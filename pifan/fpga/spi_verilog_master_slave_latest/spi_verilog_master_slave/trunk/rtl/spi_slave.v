==> flow/design.v <==
module spi_slave (reset,txEnable,txData,msb_lsb,SPI_SS,SPI_SCK,SPI_MOSI, SPI_MISO,done,rxData, diag);
  input reset,SPI_SS,SPI_SCK,SPI_MOSI,txEnable,msb_lsb;
  input [7:0] txData;
  output SPI_MISO;            
  output reg done;
  output reg [7:0] rxData;
  output reg [3:0] diag;
  reg [7:0] txReg,rxReg;
  reg [3:0] nb;
  wire serOut;
  assign serOut=msb_lsb?txReg[7]:txReg[0];
  assign SPI_MISO=( (!SPI_SS)&&txEnable )?serOut:1'bz;  
always @(posedge SPI_SCK or negedge reset)
  begin
    if (reset==0)
		begin rxReg <= 8'h00;  rxData <= 8'h00; done <= 0; nb <= 0; end    
	else if (!SPI_SS) begin 
		diag <= nb;
			if(msb_lsb==0)   
				begin rxReg <={SPI_MOSI,rxReg[7:1]}; end
			else      
				begin rxReg <={rxReg[6:0],SPI_MOSI}; end  
			nb<=nb+1;
			if(nb!=8) done<=0;
			else  begin rxData<=rxReg; done<=1; nb<=0; end
		end	  
  end
always @(negedge SPI_SCK or negedge reset)
  begin
	if (reset==0)
		begin txReg = 8'hFF; end
	else begin
		if(!SPI_SS) begin			
			if(nb==0) txReg=txData;
			else begin
			   if(msb_lsb==0)   
					begin txReg = {1'b1,txReg[7:1]}; end
			   else      
					begin txReg = {txReg[6:0],1'b1}; end			
			end
		end  
	 end  
  end  
endmodule
# ---- From RTL to reports: spi_slave
# What the tools print for spi_slave, step after step.
# Line numbers count from 1 in the design file above.
# Cell names lack the library's common part.
# The mark -- stands for no value.
dict set report inputs {
  top {spi_slave}
  clk_port {SPI_SCK}
  library {sky130hd}
  corner {tt_025C_1v80}
}

# ---- Word level
# Yosys after proc, flatten, opt, wreduce and memory -nomap, before mapping. Enables and synchronous resets that opt folds into registers are not counted as muxes. Memory bits, and registers merged into a memory's read port (data or address), are not among the register bits. Print and check cells are not counted. Equal cells are merged and count once.
dict set report op_classes {
  bitwise 2
  addsub 1
  mux 7
  equal 1
  reduce_logical 5
}
# cell count
set op_table {}
lappend op_table {{8-bit 2-to-1 mux} 3}
lappend op_table {{2-bit AND reduction} 2}
lappend op_table {{4-bit by 1-bit adder with 4-bit output (second input constant)} 1}
lappend op_table {{4-bit != test (second input constant)} 1}
lappend op_table {{4-bit logical NOT} 1}
lappend op_table {{4-bit 2-to-1 mux} 1}
lappend op_table {{1-bit 2-to-1 mux} 3}
lappend op_table {{1-bit NOT} 2}
lappend op_table {{1-bit logical AND} 1}
lappend op_table {{1-bit logical NOT} 1}
dict set report word_totals {
  word_cells 22
  reg_bits 33
  input_bits 14
}

# ---- Longest topological paths
# Longest topological path by Yosys (ltp), each cell counted once; first at word level (registers and memories cut), then after technology mapping (sequential cells cut; the memories' decode and read muxes count).
dict set report depth {
  depth_word 3
  abc_area 0
  depth_mapped 6
  depth_no_buf 5
}

# ---- Synthesis result
# The flow's flattened synthesis, as Yosys stat reports it; memories are mapped. The netlist is that of the ABC_AREA named above (0 if unset); the other value can give another one.
dict set report synth_totals {
  seq_area_um2 855.8
  cell_count 135
  flip_flops 33
  synth_area_um2 1557.7
  buffers 8
}
# type count area_total_um2
set types {}
lappend types {dfrtp_1 21 525.504}
lappend types {dfstp_2 8 210.202}
lappend types {edfxtp_1 4 120.115}
lappend types {mux2_4 7 105.101}
lappend types {mux2i_1 9 90.086}
lappend types {nand2_1 17 63.811}
lappend types {o31ai_1 8 60.058}
lappend types {nor2b_1 8 50.048}
lappend types {o21ai_0 10 50.048}
lappend types {a211oi_1 6 45.043}
lappend types {nor2_1 12 45.043}
lappend types {mux2_2 3 33.782}
lappend types {ha_1 2 25.024}
lappend types {buf_4 2 15.014}
lappend types {clkbuf_1 4 15.014}
lappend types {inv_1 4 15.014}
lappend types {and4bb_1 1 12.512}
lappend types {nor3b_2 1 12.512}
# Not listed: further types 8, cells in them 8.

; Settings and measured results of 2 stored flow runs for module spi_slave (sky130hd), not sorted in any way. The constraints put input and output delay at 20% of the set period each and load the outputs with 0.01 pF.
; "power_uw": no workload was simulated; the value follows from the tool's default switching activity.

[stored run 1: settings]
period_ns = 1.83
CORE_UTILIZATION = 26
PLACE_DENSITY = 0.48
GPL_TIMING_DRIVEN = 1
CAP_MARGIN = 25
MIN_ROUTING_LAYER = met1
MAX_ROUTING_LAYER = met5
CORE_MARGIN = 2
SLEW_MARGIN = 20
[stored run 1: results]
fin_util_pct = 39.3
power_uw = 3085
synth_area_um2 = 1557.7
setupTns_ps = -3860
timing.setup.ws_ps = -537
die_area_um2 = 6626.8
final_stdcell_area_um2 = 2302.2

[stored run 2: settings]
period_ns = 3.43
CORE_UTILIZATION = 44
SETUP_SLACK_MARGIN = 0.55
CELL_PAD_IN_SITES_DETAIL_PLACEMENT = 0
TNS_END_PERCENT = 35
ABC_AREA = 0
GPL_TIMING_DRIVEN = 0
GPL_ROUTABILITY_DRIVEN = 1
CAP_MARGIN = 20
CORE_MARGIN = 2
SLEW_MARGIN = 20
[stored run 2: results]
fin_util_pct = 64.1
power_uw = 1554
synth_area_um2 = 1557.7
setupTns_ps = -122
timing.setup.ws_ps = -122
die_area_um2 = 4032.2
final_stdcell_area_um2 = 2155.8
